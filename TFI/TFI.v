==> flow/design.v <==
module antirrebote(
    input wire clk,
    input wire senal_entrada,  
    output reg salida_limpia   
);
    reg [3:0] contador;      
    reg senal_sync;
initial begin
    contador = 0;
    salida_limpia = 0;
    senal_sync = 0;
end
always @(posedge clk) begin
    senal_sync <= senal_entrada;   
    if (senal_sync == salida_limpia) begin
        contador <= 4'd0;   
    end else begin
        if (contador < 4'd5) begin
            contador <= contador + 1;
        end else begin
            salida_limpia <= senal_sync;   
            contador <= 4'd0;
        end
    end
end
endmodule
module contar_autos(
    input wire clk,
    input wire entrada,
    input wire salida,
    output reg [3:0] espacio
);
initial begin
    espacio = 0;
end
always @(posedge clk) begin
    if (entrada && !salida && espacio < 7)
        espacio <= espacio + 1;
    else if (salida && !entrada && espacio > 0)
        espacio <= espacio - 1;
end
endmodule
module detector(
    input wire clk,
    input botonA,
    input botonB,
    output reg entrada,
    output reg salida
);
localparam inicio = 3'b000;     
localparam ENT1 = 3'b001;     
localparam ENT2 = 3'b010;     
localparam ENT3 = 3'b011;     
localparam SAL1 = 3'b100;     
localparam SAL2 = 3'b101;     
localparam SAL3 = 3'b110;     
reg [2:0] state, nextstate;
initial begin
    state = inicio;
    nextstate = inicio;
end
always@(posedge clk)
begin 
    state <= nextstate;
end
always @* begin
    entrada = 0; 
    salida = 0;  
    nextstate = state;  
    case(state)
    inicio: begin 
        if({botonA,botonB} == 2'b10)
            nextstate = ENT1;  
        else if({botonA,botonB} == 2'b01)
            nextstate = SAL1;  
    end
    ENT1: begin 
        if({botonA,botonB} == 2'b11)
            nextstate = ENT2; 
        else if({botonA,botonB} == 2'b00)
            nextstate = inicio;  
        else if({botonA,botonB} == 2'b01)
            nextstate = SAL1;  
    end
    ENT2: begin 
        if({botonA,botonB} == 2'b01)
            nextstate = ENT3; 
        else if({botonA,botonB} == 2'b00)
            nextstate = inicio;  
        else if({botonA,botonB} == 2'b10)
            nextstate = SAL3;  
    end
    ENT3: begin 
        if({botonA,botonB} == 2'b00) begin
            nextstate = inicio;
            entrada = 1;  
        end
        else if({botonA,botonB} == 2'b11)
            nextstate = SAL2;  
        else if({botonA,botonB} == 2'b10)
            nextstate = ENT1;  
    end
    SAL1: begin 
        if({botonA,botonB} == 2'b11)
            nextstate = SAL2;
        else if({botonA,botonB} == 2'b00)
            nextstate = inicio; 
        else if({botonA,botonB} == 2'b10)
            nextstate = ENT1; 
    end
    SAL2: begin 
        if({botonA,botonB} == 2'b10)
            nextstate = SAL3;
        else if({botonA,botonB} == 2'b00)
            nextstate = inicio; 
        else if({botonA,botonB} == 2'b01)
            nextstate = ENT3; 
    end
    SAL3: begin 
        if({botonA,botonB} == 2'b00) begin
            nextstate = inicio;
            salida = 1;  
        end
        else if({botonA,botonB} == 2'b11)
            nextstate = ENT2;
        else if({botonA,botonB} == 2'b01)
            nextstate = SAL1; 
    end
    default: begin 
        nextstate = inicio; 
        entrada = 0; 
        salida = 0; 
    end
    endcase
end
endmodule
module sensores(
    input wire clk,
    input botonA,
    input botonB,
    output wire botonA_estable,
    output wire botonB_estable
);
antirrebote antirreboteA(
    .clk(clk),
    .senal_entrada(botonA),
    .salida_limpia(botonA_estable)
);
antirrebote antirreboteB(
    .clk(clk),
    .senal_entrada(botonB),
    .salida_limpia(botonB_estable)
);
endmodule
module TFI(
    input wire CLK,
    input BTN1, 
    input BTN2,  
    output wire LED3,
    output wire LED2,
    output wire LED1,
    output wire LED0
);
wire botonA_estable, botonB_estable;
wire entrada, salida;
wire [3:0] espacio;
sensores sensores_instacia(
    .clk(CLK),
    .botonA(BTN1),
    .botonB(BTN2),
    .botonA_estable(botonA_estable),
    .botonB_estable(botonB_estable)
);
detector detector_instancia(
    .clk(CLK),
    .botonA(botonA_estable),
    .botonB(botonB_estable),
    .entrada(entrada),
    .salida(salida)
);
contar_autos contador_instancia(
    .clk(CLK),
    .entrada(entrada),
    .salida(salida),
    .espacio(espacio)
);
assign {LED3,LED2,LED1,LED0}={1'b0,espacio}; 
endmodule
# --- Reports on TFI ---
# What the tools print for TFI, step after step.
# Line numbers count from 1 in the design file above.
# Library cell names are shortened.
design:
  design: "TFI"
  clock_port: "CLK"
  lib: "sky130hd"
  corner: "tt_025C_1v80"

# --- Word level ---
# Source: Yosys, flattened and elaborated, memories not mapped. Widths are those after wreduce. Registers that Yosys merges into a memory's read port (data or address) are not register bits. Print and check cells do not count. Equal cells are merged and count once.
word_totals:
  register_bits: 19
  inputBits: 3
  output_inout_bits: 4
  word_cells: 70
op_classes:
  add_sub_neg: 4
  cmp: 4
  eq_ne: 13
  n_mux: 23
  logic: 4
  reduce_logical: 14
ops:
  columns: ["op", "n"]
  rows:
  - ["3-bit two-way mux", 17]
  - ["3-bit parallel mux with 7-bit select", 1]
  - ["4-bit by 1-bit adder with 4-bit output with constant B", 3]
  - ["4-bit by 3-bit less-than comparator with 1-bit output with constant B", 3]
  - ["3-bit == test with constant B", 3]
  - ["4-bit by 1-bit != test with 1-bit output with constant B", 2]
  - ["4-bit two-way mux", 2]
  - ["2-bit AND reduction", 3]
  - ["3-bit by 2-bit == test with 1-bit output with constant B", 2]
  - ["1-bit logical AND", 4]
  - ["1-bit NOT", 4]
  - ["2-bit == test with constant B", 2]
  - ["2-bit OR reduction", 2]
  - ["4-bit by 1-bit subtractor with 4-bit output with constant B", 1]
  - ["4-bit by 1-bit greater-than comparator with 1-bit output with constant B", 1]
  - ["3-bit by 1-bit == test with 1-bit output with constant B", 1]
  - ["3-bit zero test", 1]
  - ["1-bit two-way mux", 3]
  - ["1-bit == test", 2]
  - ["1-bit zero test", 2]
  - ["2-bit by 1-bit == test with 1-bit output with constant B", 1]
  - ["2-bit zero test", 1]
  - ["2-bit nonzero test", 1]

# --- Depth ---
# Yosys ltp: most cells in a row. Word level: on the elaborated netlist, between registers, memories and ports. Mapped: between sequential cells and ports; inverters and the memories' decode and read muxes count.
depth:
  depth_word: 8
  abc_area: 0
  depth_mapped: 7
  ltp_nobuf: 6

# --- After synthesis ---
# Yosys stat after the flow's synthesis: flattened, memories mapped to cells. It holds for the ABC_AREA given above (unset counts as 0); a run with the other value may have another netlist.
# Totals and module areas in this step are rounded.
synth_totals:
  stdcells: 97
  synth_area_mm2: 0.000973
  seqArea_mm2: 0.00047
  flip_flops: 19
  n_buf: 4
by_type:
  columns: ["cell", "n", "area_total_um2"]
  rows:
  - ["edfxtp_1", 9, 270.259]
  - ["dfxtp_1", 10, 200.192]
  - ["ha_1", 6, 75.072]
  - ["nor2_1", 14, 52.55]
  - ["xnor2_1", 5, 43.792]
  - ["inv_1", 11, 41.29]
  - ["a21oi_1", 6, 30.029]
  - ["nor2b_1", 4, 25.024]
  - ["fa_1", 1, 20.019]
  - ["nand3_1", 4, 20.019]
  - ["a211o_1", 2, 17.517]
  - ["a21o_1", 2, 15.014]
  - ["buf_4", 2, 15.014]
  - ["a31oi_1", 2, 12.512]
  - ["nand4_1", 2, 12.512]
  - ["maj3_1", 1, 10.01]
  - ["mux2i_1", 1, 10.01]
  - ["o32a_1", 1, 10.01]
# Not listed: further types 13, cells in them 14.
# By module: a second synthesis without flattening, with its own total; a netlist apart from the flattened one above.
hier_totals:
  cells_unflattened: 88
  hier_area_mm2: 0.00104
# Rows give one instance, submodules left out.
by_module:
  columns: ["module", "n_inst", "n_cells", "mod_area_mm2", "seq_area_mm2"]
  rows:
  - ["antirrebote", 2, 20, 0.000255, 0.00013]
  - ["detector", 1, 30, 0.000277, 0.0000901]
  - ["contar_autos", 1, 18, 0.000253, 0.00012]
  - ["TFI", 1, 0, 0, 0]
  - ["sensores", 1, 0, 0, 0]

# --- Worst setup path after synthesis ---
# Path of least setup slack by OpenSTA after synthesis, without wires, with an ideal clock, recovery checks aside; 20% of the period is set as input and as output delay. Where synthesis merged equal registers, the netlist keeps one of their names.
synth_path:
  path_kind: "register to register"
  startpoint: "register sensores_instacia.antirreboteA.salida_limpia"
  endpoint: "register contador_instancia.espacio[3]"
  period_ps: 2000
  setup_ps: 259
  launch_ps: 0
  t_arrival_ps: 1555
  required_time_ps: 1741
  slack_ps: 186
  delay_ps: 1814
  path_stages: 8
  path_buffers: 1
  period_less_setup_slack_ps: 1814
# "delay_ps" is the arrival time less input delay plus setup time.
# "path_stages" counts driving pins, that of a launching flip-flop among them; a cell with two outputs on the path counts twice.
# "period_less_setup_slack_ps" = period - worst setup slack (recovery checks aside). The figure is calculated, with input and output delays left at 20% of the set period.
# Between the ends stands the longest chain of elaborated cells between them, by number of cells; it is not shown to be the way that was timed. Of several equally long chains one is given.
# Each line given opens the expression or statement behind the cell; cells for indexed reads and writes are added by Yosys, which also makes memories of some case tables.
# The path ends at the data pin of a flip-flop with enable; ways to the enable are not counted.
synth_between:
  path_cell_list: "edfxtp_1 > buf_4 > nor2_1 > nand4_1 > ha_1 > a21o_1 > a21oi_1 > xnor2_1"
  elab_chain_len: 8
  cells_between: 12
  classes_between: "5 x mux; 7 x reduce/logical"
synth_rtl:
  columns: ["item", "line", "rtl"]
  rows:
  - ["start: declaration", 4, "output reg salida_limpia"]
  - ["start: assignment", 21, "salida_limpia <= senal_sync;"]
  - ["2-bit zero test", 94, "if({botonA,botonB} == 2'b00) begin"]
  - ["1-bit two-way mux", 94, null]
  - ["1-bit two-way mux", 70, "case(state)"]
  - ["1-bit zero test", 39, "else if (salida && !entrada && espacio > 0)"]
  - ["1-bit logical AND (2 in a row)", 39, null]
  - ["4-bit two-way mux", 39, null]
  - ["4-bit two-way mux", 37, "if (entrada && !salida && espacio < 7)"]
  - ["end: assignment", 38, "espacio <= espacio + 1;"]
  - ["end: assignment", 40, "espacio <= espacio - 1;"]
  - ["end: declaration", 31, "output reg [3:0] espacio"]

# --- Path in the finished layout ---
# From the final timing report of run A: the path of least setup slack in the routed layout; clock arrival at registers is part of the times.
# The path's times are printed in steps of 10 ps; the period is the one set.
layout_path:
  path_kind: "register to output"
  startpoint: "register contador_instancia.espacio[3]"
  endpoint: "output port LED3"
  period_ps: 1760
  output_delay_ps: 350
  launch_ps: 300
  t_arrival_ps: 1360
  required_time_ps: 1410
  slack_ps: 40
  path_stages: 3
  path_buffers: 2
layout_between:
  path_cell_list: "edfxtp_1 > buf_4 > clkdlybuf4s50_1"
  elab_chain_len: 0
  cells_between: 0
  lines_between: 0
layout_rtl:
  columns: ["item", "line", "rtl"]
  rows:
  - ["start: declaration", 31, "output reg [3:0] espacio"]
  - ["start: assignment", 38, "espacio <= espacio + 1;"]
  - ["start: assignment", 40, "espacio <= espacio - 1;"]
  - ["end: declaration", 159, "output wire LED3,"]

# Flow runs of TFI

Module TFI, platform sky130hd: 2 stored runs of the flow (Yosys, OpenROAD) with differing settings, in no particular order. Input and output delays are each 20% of the period that was set; the output load is 0.01 pF.
"timing.achieved_period_ps" means the clock period less the worst setup slack. The figure is calculated, with input and output delays left at 20% of the set period.
"worst_path_time_ps" is the time allowed to the run's worst setup path (the clock period less input and output delay, where it has them) less its slack. Clock arrival times count: a late capture clock shortens it, a late launch clock lengthens it.
"power_uw": no workload was simulated; the value follows from the tool's default switching activity.
"worst_path_time_ps" is known to 10 ps.
Measured values are rounded.

--- run A ---
==> flow/run.sh <==
#!/bin/bash
# the make line also repeats the synthesis and layout settings of config.mk as NAME=value (left out here)
make -C /OpenROAD-flow-scripts/flow DESIGN_CONFIG=/design/flow/config.mk WORK_HOME=/design/flow/orfs CLKGATE_MAP_FILE= finish
==> flow/config.mk <==
export PLATFORM = sky130hd
export DESIGN_NAME = TFI
export DESIGN_NICKNAME = TFI
export VERILOG_FILES = /design/flow/design.v
export SDC_FILE = /design/flow/constraint.sdc
export NUM_CORES = 4
export LEC_CHECK = 0
export CAP_MARGIN = 20
export CORE_MARGIN = 2
export CORE_UTILIZATION = 40
export SLEW_MARGIN = 20
==> flow/constraint.sdc <==
create_clock -name core_clock -period 1.76 [get_ports {CLK}]
set_input_delay 0.3520 -clock core_clock [delete_from_list [all_inputs] [get_ports {CLK}]]
set_output_delay 0.3520 -clock core_clock [all_outputs]
set_load 0.01 [all_outputs]

==> results, as YAML <==
results:
  timing.achieved_period_ps: 1716
  final_die_area_mm2: 0.00284
  worst_path_time_ps: 1360
  path_kind: "register to output"
  worst_hold_slack_ps: 464
  power_uw: 1130
  ys_area_mm2: 0.000973
  final_util_pct: 53.1
  ws_setup_ps: 44
  stdcell_area_mm2: 0.0012
  timing.setup.tns_ps: 0

--- run B ---
==> flow/run.sh <==
#!/bin/bash
# the make line also repeats the synthesis and layout settings of config.mk as NAME=value (left out here)
make -C /OpenROAD-flow-scripts/flow DESIGN_CONFIG=/design/flow/config.mk WORK_HOME=/design/flow/orfs CLKGATE_MAP_FILE= finish
==> flow/config.mk <==
export PLATFORM = sky130hd
export DESIGN_NAME = TFI
export DESIGN_NICKNAME = TFI
export VERILOG_FILES = /design/flow/design.v
export SDC_FILE = /design/flow/constraint.sdc
export NUM_CORES = 4
export LEC_CHECK = 0
export ABC_AREA = 0
export CAP_MARGIN = 35
export CELL_PAD_IN_SITES_DETAIL_PLACEMENT = 1
export CORE_MARGIN = 4
export CORE_UTILIZATION = 47
export CTS_CLUSTER_DIAMETER = 327
export GPL_ROUTABILITY_DRIVEN = 0
export MIN_ROUTING_LAYER = met2
export PLACE_DENSITY_LB_ADDON = 0.09
export SLEW_MARGIN = 35
==> flow/constraint.sdc <==
create_clock -name core_clock -period 2.78 [get_ports {CLK}]
set_input_delay 0.5560 -clock core_clock [delete_from_list [all_inputs] [get_ports {CLK}]]
set_output_delay 0.5560 -clock core_clock [all_outputs]
set_load 0.01 [all_outputs]

==> results, as YAML <==
results:
  ys_area_mm2: 0.000973
  timing.achieved_period_ps: 2109
  power_uw: 689
  final_die_area_mm2: 0.00286
  ws_setup_ps: 671
  final_util_pct: 54.5
  timing.setup.tns_ps: 0
  stdcell_area_mm2: 0.00107
  worst_path_time_ps: 2110
  path_kind: "register to register"
  worst_hold_slack_ps: 477
